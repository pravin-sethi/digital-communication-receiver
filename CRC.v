==> flow/design.v <==
module reg_set(output reg [15:0] R,output reg Status,input [15:0]V,input [5:0]cnt,input msb,clck,start);
reg [5:0]c;
always@(posedge clck,posedge start) begin
    if(start==1) begin 
        R<=16'hFFFF;
        c<=0;
        Status<=0;
    end
    else if(c<cnt) begin
        R[0]<=R[15]+msb;
        R[1]<=R[0];
        R[2]<=R[1]+R[15]+msb;
        R[14:3]<=R[13:2];
        R[15]<=R[14]+R[15]+msb;
        c<=c+1'b1;
    end
    else Status<=1;
end
endmodule 
---- From RTL to reports: reg_set ----
The steps from the RTL of reg_set to its reports follow in flow order.
Lines are those of the file above, counted from 1.
Cell names lack the library's common part.
Not given: -
design
  design top .............................. reg_set
  clock ................................... clck
  standard-cell library ................... sky130hd
  corner .................................. tt_025C_1v80

---- Word-level counts ----
Counts by Yosys on the flattened word-level netlist (proc, flatten, opt, wreduce; memories kept). Register bits leave out memories and registers merged into their read ports (data or address); mux counts leave out enables and synchronous resets folded into registers. Print and check cells are left out. Cells with the same type and inputs are merged into one.
bit counts
  register bits after elaboration ......... 23
  input bits .............................. 25
  output and inout bits ................... 17
cells by class
  add/subtract/negate cells ............... 6
  magnitude comparators ................... 1
operators with widths
  kind                                  count
  adder 6 x 1 -> 6 bit with constant B  1
  less-than comparator 6 bit            1
  adder 1 bit                           5

---- Logic depth ----
Yosys ltp: most cells in a row. Word level: on the elaborated netlist, between registers, memories and ports. Mapped: between sequential cells and ports; inverters and the memories' decode and read muxes count.
depth
  depth in word-level cells ............... 2
  ABC_AREA ................................ 0
  depth in mapped cells ................... 8

---- Mapped cells and area ----
Yosys stat after the flow's synthesis: flattened, memories mapped to cells. It holds for the ABC_AREA given above (unset counts as 0); a run with the other value may have another netlist.
Totals and module areas in this step are rounded.
cell types
  cell      count  total area (sq um)
  dfstp_2   16     420.403
  dfrtp_1   7      175.168
  mux2_4    8      120.115
  ha_1      6      75.072
  mux2_2    6      67.565
  xnor2_1   7      61.309
  a21oi_4   2      32.531
  a211oi_1  3      22.522
  inv_1     6      22.522
  mux2_1    2      22.522
  o21ai_0   4      20.019
  nand3_4   1      17.517
  xor2_1    2      17.517
  o21ai_4   1      16.266
  a21o_1    2      15.014
  buf_8     1      15.014
  and2_1    2      12.512
  nand2b_1  2      12.512
Not listed: further types 6, cells in them 7.
synthesis totals
  cell count .............................. 85
  cell area after synthesis ............... 1190 sq um
  buffer cells ............................ 2
  sequential part of the area ............. 596 sq um
  mapped flip-flops ....................... 23

---- Worst setup path after synthesis ----
Path of least setup slack by OpenSTA after synthesis, without wires, with an ideal clock, recovery checks aside; 20% of the period is set as input and as output delay. Where synthesis merged equal registers, the netlist keeps one of their names.
timing post-synthesis
  kind .................................... input port to flip-flop
  start point ............................. in cnt[5]
  end point ............................... reg c[1]
  stages on the path ...................... 8
  arrival time ............................ 1.782 ns
  period .................................. 1.93 ns
  path delay .............................. 1.521 ns
  data required time ...................... 1.805 ns
  path buffers ............................ 2
  path slack .............................. 0.023 ns
  synthesis period reached ................ 1.907 ns
"path delay" = arrival - input delay + setup time.
"stages on the path" counts driving pins, that of a launching flip-flop among them; a cell with two outputs on the path counts twice.
"synthesis period reached" = period - worst setup slack (recovery checks aside). The figure is calculated, with input and output delays left at 20% of the set period.
The rows between start and end are the longest chain of elaborated cells between them; the timing report does not say that the signal goes this way. Where chains are equally long, one stands for them.
A line is the first line of the expression or statement that the cell stems from. Yosys adds cells for indexed reads and writes and turns some case tables into memories.
between the ends, post-synthesis
  cell sequence ........................... inv_1 ha_1 and2_1 buf_4 nand3_4 o21ai_4 buf_8 mux2_4
  cells in the longest elaborated chain ... 1
  elaborated cells on any way between the ends .. 1
  those cells by class .................... compare (1)
ends and longest elaborated chain, post-synthesis
  item                        line  RTL
  start: declaration          1     module reg_set(output reg [15:0] R,output reg Status,input [15:0]V,input [5:0]cnt,input msb,clck,start);
  less-than comparator 6 bit  9     else if(c<cnt) begin
  end: assignment             6     c<=0;
  end: assignment             15    c<=c+1'b1;
  end: declaration            2     reg [5:0]c;

---- Timing after layout ----
From the final timing report of run 2: the path of least setup slack in the routed layout; clock arrival at registers is part of the times.
timing after layout
  kind .................................... flip-flop to flip-flop
  start point ............................. reg c[5]
  end point ............................... reg R[10]
  stages on the path ...................... 7
  path slack .............................. 0.07 ns
  path buffers ............................ 1
  data required time ...................... 2.20 ns
  period .................................. 1.94 ns
  arrival time ............................ 2.12 ns
The rows between start and end are the longest chain of elaborated cells between them; the timing report does not say that the signal goes this way. Where chains are equally long, one stands for them.
between the ends, after layout
  cell sequence ........................... dfrtp_1 ha_4 and2_4 nand3_4 o21ai_4 clkbuf_16 mux2_2
  cells in the longest elaborated chain ... 1
  elaborated cells on any way between the ends .. 1
  those cells by class .................... compare (1)
ends and longest elaborated chain, after layout
  item                        line  RTL
  start: declaration          2     reg [5:0]c;
  start: assignment           6     c<=0;
  start: assignment           15    c<=c+1'b1;
  less-than comparator 6 bit  9     else if(c<cnt) begin
  end: assignment             5     R<=16'hFFFF;
  end: assignment             13    R[14:3]<=R[13:2];
  end: declaration            1     module reg_set(output reg [15:0] R,output reg Status,input [15:0]V,input [5:0]cnt,input msb,clck,start);

Subject: reg_set on sky130hd, stored results

Hello all,

Record of 2 stored runs of the RTL-to-layout flow on reg_set, platform sky130hd. The runs are unordered. Constraints: input delay and output delay 20% of the set period each, output load 0.01 pF.
The measured numbers are rounded.

======== run 1 ========
==> flow/run.sh <==
#!/bin/bash
# the make line also repeats the synthesis and layout settings of config.mk as NAME=value (left out here)
make -C /OpenROAD-flow-scripts/flow DESIGN_CONFIG=/design/flow/config.mk WORK_HOME=/design/flow/orfs CLKGATE_MAP_FILE= finish
==> flow/config.mk <==
export PLATFORM = sky130hd
export DESIGN_NAME = reg_set
export DESIGN_NICKNAME = reg_set
export VERILOG_FILES = /design/flow/design.v
export SDC_FILE = /design/flow/constraint.sdc
export NUM_CORES = 4
export LEC_CHECK = 0
export CAP_MARGIN = 35
export CELL_PAD_IN_SITES_GLOBAL_PLACEMENT = 1
export CORE_ASPECT_RATIO = 1.41
export CORE_MARGIN = 2
export CORE_UTILIZATION = 69
export CTS_CLUSTER_DIAMETER = 361
export GPL_TIMING_DRIVEN = 0
export MIN_ROUTING_LAYER = met2
export PLACE_DENSITY_LB_ADDON = 0.0
export SLEW_MARGIN = 20
==> flow/constraint.sdc <==
create_clock -name core_clock -period 2.5 [get_ports {clck}]
set_input_delay 0.5000 -clock core_clock [delete_from_list [all_inputs] [get_ports {clck}]]
set_output_delay 0.5000 -clock core_clock [all_outputs]
set_load 0.01 [all_outputs]

-------- run 1 --------
  stopped before the end: placement reported FLW-0024

======== run 2 ========
==> flow/run.sh <==
#!/bin/bash
# the make line also repeats the synthesis and layout settings of config.mk as NAME=value (left out here)
make -C /OpenROAD-flow-scripts/flow DESIGN_CONFIG=/design/flow/config.mk WORK_HOME=/design/flow/orfs CLKGATE_MAP_FILE= finish
==> flow/config.mk <==
export PLATFORM = sky130hd
export DESIGN_NAME = reg_set
export DESIGN_NICKNAME = reg_set
export VERILOG_FILES = /design/flow/design.v
export SDC_FILE = /design/flow/constraint.sdc
export NUM_CORES = 4
export LEC_CHECK = 0
export CAP_MARGIN = 20
export CORE_MARGIN = 2
export CORE_UTILIZATION = 40
export SETUP_SLACK_MARGIN = 0.02
export SLEW_MARGIN = 20
==> flow/constraint.sdc <==
create_clock -name core_clock -period 1.94 [get_ports {clck}]
set_input_delay 0.3880 -clock core_clock [delete_from_list [all_inputs] [get_ports {clck}]]
set_output_delay 0.3880 -clock core_clock [all_outputs]
set_load 0.01 [all_outputs]

-------- measured, run 2 --------
  full die area ........................... 3430 sq um
  netlist area reported by Yosys .......... 1190 sq um
  standard-cell area of the final layout .. 1700 sq um
  setup slack of the critical path ........ 0.072 ns

Thanks
