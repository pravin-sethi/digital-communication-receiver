==> flow/design.v <==
module Convolution_CG(output reg [95:0]FEC,output reg status,input data,clck,start);
    reg [5:0]c;          
    reg [3:0] b;         
    reg f;               
    always@(posedge clck,posedge start) begin
        if(start==1) begin
            c<=48;
            b<=4'b0000;
            status<=0;
            FEC<=0;
            f<=0;
        end
        else if(c>0) begin
            if(f==1) begin
                FEC[2*c-1]<=b[3]+b[1]+b[0];
                FEC[2*c-2]<=b[3]+b[2]+b[1]+b[0];
                c<=c-1'b1;  
            end
            b[3:0]<={data,b[3:1]};
            f<=1;
        end
        else status<=1;
    end
endmodule 
== From RTL to reports: Convolution_CG ==
Tool output for the design above, in the order of the flow.
Lines are those of the file above, counted from 1.
Not given: --
Set-up
  top: Convolution_CG
  clock port: clck
  standard-cell library: sky130hd
  corner: tt_025C_1v80

== Elaborated design ==
Yosys after proc, flatten, opt, wreduce and memory -nomap, before mapping. Enables and synchronous resets that opt folds into registers are not counted as muxes. Memory bits, and registers merged into a memory's read port (data or address), are not among the register bits. Print and check cells are not counted.
Cells by class
  $add $sub $neg: 10
  multiply operators: 0
  divide/modulo/power cells: 0
  $lt $le $gt $ge: 1
  eq/ne operators: 0
  shift-type cells: 4
  mux-type cells: 0
  bitwise operators: 6
  reductions and logical operators: 1
Operator list (number)
  1-bit by 33-bit variable shift with 96-bit output: 2
  1-bit by 33-bit variable shift with 96-bit output with constant A: 2
  96-bit AND: 2
  96-bit bitwise OR: 2
  96-bit NOT: 2
  32-bit negator with 33-bit output: 2
  7-bit by 1-bit subtractor with 8-bit output with constant B: 1
  7-bit by 2-bit subtractor with 8-bit output with constant B: 1
  6-bit by 1-bit subtractor with 6-bit output with constant B: 1
  6-bit by 1-bit > comparator with 1-bit output with constant B: 1
  1-bit adder: 5
  2-bit AND reduction: 1
Storage and ports
  flip-flop bits (word level): 108
  latch bits: 0
  bits in writable memories: 0
  ROM bits: 0
  word width x clocked read ports: 0
  memories kept: 0
  bits of input ports: 3
  output and inout bits: 97
  cells after elaboration: 27

== Logic depth ==
Yosys ltp: most cells in a row. Word level: on the elaborated netlist, between registers, memories and ports. Mapped: between sequential cells and ports; inverters and the memories' decode and read muxes count.
Depth
  depth in word-level cells: 8
  ABC_AREA: 0
  depth in mapped cells: 16
  mapped depth without buffers: 13

== Mapped cells and area ==
The flow's flattened synthesis, as Yosys stat reports it; memories are mapped. The netlist is that of the ABC_AREA named above (0 if unset); the other value can give another one.
Totals and module areas in this step are rounded.
Mapped netlist
  cells in the netlist: 543
  mapped area: 5800 µm²
  sequential area: 2700 µm²
  flip-flops: 108
  buffer cells: 32
Cells by type
  sky130_fd_sc_hd__dfrtp_1: number 106, total area 2.65E+03 µm²
  sky130_fd_sc_hd__mux2_2: number 69, total area 776.995 µm²
  sky130_fd_sc_hd__mux2_1: number 28, total area 315.302 µm²
  sky130_fd_sc_hd__nand2_1: number 56, total area 210.202 µm²
  sky130_fd_sc_hd__nor3_1: number 38, total area 190.182 µm²
  sky130_fd_sc_hd__nor2_1: number 40, total area 150.144 µm²
  sky130_fd_sc_hd__ha_1: number 11, total area 137.632 µm²
  sky130_fd_sc_hd__nand3_1: number 20, total area 100.096 µm²
  sky130_fd_sc_hd__o21ai_0: number 17, total area 85.082 µm²
  sky130_fd_sc_hd__xnor2_1: number 9, total area 78.826 µm²
  sky130_fd_sc_hd__clkbuf_1: number 19, total area 71.318 µm²
  sky130_fd_sc_hd__dfstp_2: number 2, total area 52.55 µm²
  sky130_fd_sc_hd__nand4_1: number 8, total area 50.048 µm²
  sky130_fd_sc_hd__buf_2: number 9, total area 45.043 µm²
  sky130_fd_sc_hd__nor2b_1: number 7, total area 43.792 µm²
  sky130_fd_sc_hd__xor2_1: number 5, total area 43.792 µm²
  sky130_fd_sc_hd__nor4_4: number 2, total area 42.541 µm²
  sky130_fd_sc_hd__inv_1: number 10, total area 37.536 µm²
Other cell types: 52; their cells: 87.

== Path before layout ==
OpenSTA on the mapped netlist: ideal clock, no wires. The path of least setup slack (recovery checks aside). Input and output delay are each 20% of the period. Register names are those of the netlist, which keeps one name where synthesis merged equal registers.
Timing path post-synthesis
  path kind: reg-to-reg
  start: reg c[0]
  end: reg FEC[58]
  clock period: 5.37 ns
  setup time: 0.128 ns
  time at the first pin: 0.000 ns
  arrival: 4.059 ns
  required time: 5.242 ns
  path slack: 1.183 ns
  path delay: 4.187 ns
  stages on the path: 17
  path buffers: 4
  synthesis period reached: 4.187 ns
"path delay" = arrival - input delay + setup time.
"stages on the path" counts driving pins, that of a launching flip-flop among them; a cell with two outputs on the path counts twice.
"synthesis period reached" is the clock period less the worst setup slack; recovery checks do not enter. This is arithmetic on one report: input and output delays are still those of the set period (20% each).
Lines with a computed index may be missing from the assigning lines.
Between the ends, post-synthesis
  cell sequence: sky130_fd_sc_hd__dfrtp_1 > sky130_fd_sc_hd__buf_2 > sky130_fd_sc_hd__buf_1 > sky130_fd_sc_hd__inv_1 > sky130_fd_sc_hd__ha_1 > sky130_fd_sc_hd__buf_2 > sky130_fd_sc_hd__buf_2 > sky130_fd_sc_hd__nand2_1 > sky130_fd_sc_hd__a2bb2o_1 > sky130_fd_sc_hd__nand3_1 > sky130_fd_sc_hd__ha_1 > sky130_fd_sc_hd__nand2b_1 > sky130_fd_sc_hd__a211oi_1 > sky130_fd_sc_hd__o211ai_1 > sky130_fd_sc_hd__o22ai_1 > sky130_fd_sc_hd__nor2b_1 > sky130_fd_sc_hd__mux2_1
RTL lines, path post-synthesis
  start: declaration: line 2  | reg [5:0]c;
  start: assignment: line 7  | c<=48;
  start: assignment: line 17  | c<=c-1'b1;
  end: assignment: line 10  | FEC<=0;
  end: declaration: line 1  | module Convolution_CG(output reg [95:0]FEC,output reg status,input data,clck,start);
No chain of elaborated cells between the ends is given.

== Path in the finished layout ==
From the final timing report of record 1: the path of least setup slack in the routed layout; clock arrival at registers is part of the times.
Timing path post-layout
  path kind: reg-to-reg
  start: reg c[0]
  end: reg FEC[64]
  clock period: 5.28 ns
  setup time: 0.11 ns
  time at the first pin: 0.35 ns
  arrival: 4.86 ns
  required time: 5.52 ns
  path slack: 0.66 ns
  stages on the path: 13
  path buffers: 1
Lines with a computed index may be missing from the assigning lines.
Between the ends, post-layout
  cell sequence: sky130_fd_sc_hd__dfrtp_1 > sky130_fd_sc_hd__buf_4 > sky130_fd_sc_hd__inv_1 > sky130_fd_sc_hd__ha_1 > sky130_fd_sc_hd__nor3b_1 > sky130_fd_sc_hd__nand2_1 > sky130_fd_sc_hd__ha_1 > sky130_fd_sc_hd__nand2b_1 > sky130_fd_sc_hd__a211oi_1 > sky130_fd_sc_hd__o211ai_1 > sky130_fd_sc_hd__o22ai_1 > sky130_fd_sc_hd__nor2b_1 > sky130_fd_sc_hd__mux2_2
RTL lines, path post-layout
  start: declaration: line 2  | reg [5:0]c;
  start: assignment: line 7  | c<=48;
  start: assignment: line 17  | c<=c-1'b1;
  end: assignment: line 10  | FEC<=0;
  end: declaration: line 1  | module Convolution_CG(output reg [95:0]FEC,output reg status,input data,clck,start);
No chain of elaborated cells between the ends is given.

==> results <==
Below are 2 stored runs of the flow (Yosys, OpenROAD; platform sky130hd) on Convolution_CG, each with its settings and what was measured, unordered. Constraints: input delay and output delay 20% of the set period each, output load 0.01 pF.
"achieved clock period" = clock period - worst setup slack. The figure is calculated, with input and output delays left at 20% of the set period.
"worst setup path time" is the time allowed to the run's worst setup path (the clock period less input and output delay, where it has them) less its slack. Clock arrival times count: a late capture clock shortens it, a late launch clock lengthens it.
By "power" is meant OpenSTA's value without simulated activity: inputs other than the clock are taken to toggle once in ten clock periods, and the tool carries that through the logic.
The results are shown rounded.

Record 1
==> flow/run.sh <==
#!/bin/bash
# the make line also repeats the synthesis and layout settings of config.mk as NAME=value (left out here)
make -C /OpenROAD-flow-scripts/flow DESIGN_CONFIG=/design/flow/config.mk WORK_HOME=/design/flow/orfs CLKGATE_MAP_FILE= finish
==> flow/config.mk <==
export PLATFORM = sky130hd
export DESIGN_NAME = Convolution_CG
export DESIGN_NICKNAME = Convolution_CG
export VERILOG_FILES = /design/flow/design.v
export SDC_FILE = /design/flow/constraint.sdc
export NUM_CORES = 4
export LEC_CHECK = 0
export CAP_MARGIN = 20
export CORE_MARGIN = 2
export CORE_UTILIZATION = 40
export CTS_CLUSTER_SIZE = 69
export GPL_ROUTABILITY_DRIVEN = 0
export HOLD_SLACK_MARGIN = -0.04
export MAX_ROUTING_LAYER = met4
export MIN_ROUTING_LAYER = met1
export PLACE_DENSITY_LB_ADDON = 0.12
export SLEW_MARGIN = 20
export TNS_END_PERCENT = 85
==> flow/constraint.sdc <==
create_clock -name core_clock -period 5.28 [get_ports {clck}]
set_input_delay 1.0560 -clock core_clock [delete_from_list [all_inputs] [get_ports {clck}]]
set_output_delay 1.0560 -clock core_clock [all_outputs]
set_load 0.01 [all_outputs]

==> results of record 1 <==
chip area after synthesis (Yosys): 5,800 µm²
die area: 16,000 µm²
standard-cell area of the final layout: 7,300 µm²
utilization: 0.51
worst setup slack after layout: 0.66 ns
total negative slack: 0.000 ns
worst hold slack: 0.48 ns
power: 1,600 µW
achieved clock period: 4.615 ns
worst setup path time: 4.62 ns
worst setup path kind: reg-to-reg

Record 2
==> flow/run.sh <==
#!/bin/bash
# the make line also repeats the synthesis and layout settings of config.mk as NAME=value (left out here)
make -C /OpenROAD-flow-scripts/flow DESIGN_CONFIG=/design/flow/config.mk WORK_HOME=/design/flow/orfs CLKGATE_MAP_FILE= finish
==> flow/config.mk <==
export PLATFORM = sky130hd
export DESIGN_NAME = Convolution_CG
export DESIGN_NICKNAME = Convolution_CG
export VERILOG_FILES = /design/flow/design.v
export SDC_FILE = /design/flow/constraint.sdc
export NUM_CORES = 4
export LEC_CHECK = 0
export CAP_MARGIN = 20
export CORE_MARGIN = 2
export CORE_UTILIZATION = 40
export SETUP_SLACK_MARGIN = 0.32
export SLEW_MARGIN = 20
==> flow/constraint.sdc <==
create_clock -name core_clock -period 4.63 [get_ports {clck}]
set_input_delay 0.9260 -clock core_clock [delete_from_list [all_inputs] [get_ports {clck}]]
set_output_delay 0.9260 -clock core_clock [all_outputs]
set_load 0.01 [all_outputs]

==> results of record 2 <==
chip area after synthesis (Yosys): 5,800 µm²
die area: 16,000 µm²
standard-cell area of the final layout: 7,300 µm²
utilization: 0.51
worst setup slack after layout: 0.71 ns
total negative slack: 0.000 ns
worst hold slack: 0.47 ns
power: 1,700 µW
achieved clock period: 3.916 ns
worst setup path time: 3.92 ns
worst setup path kind: reg-to-reg
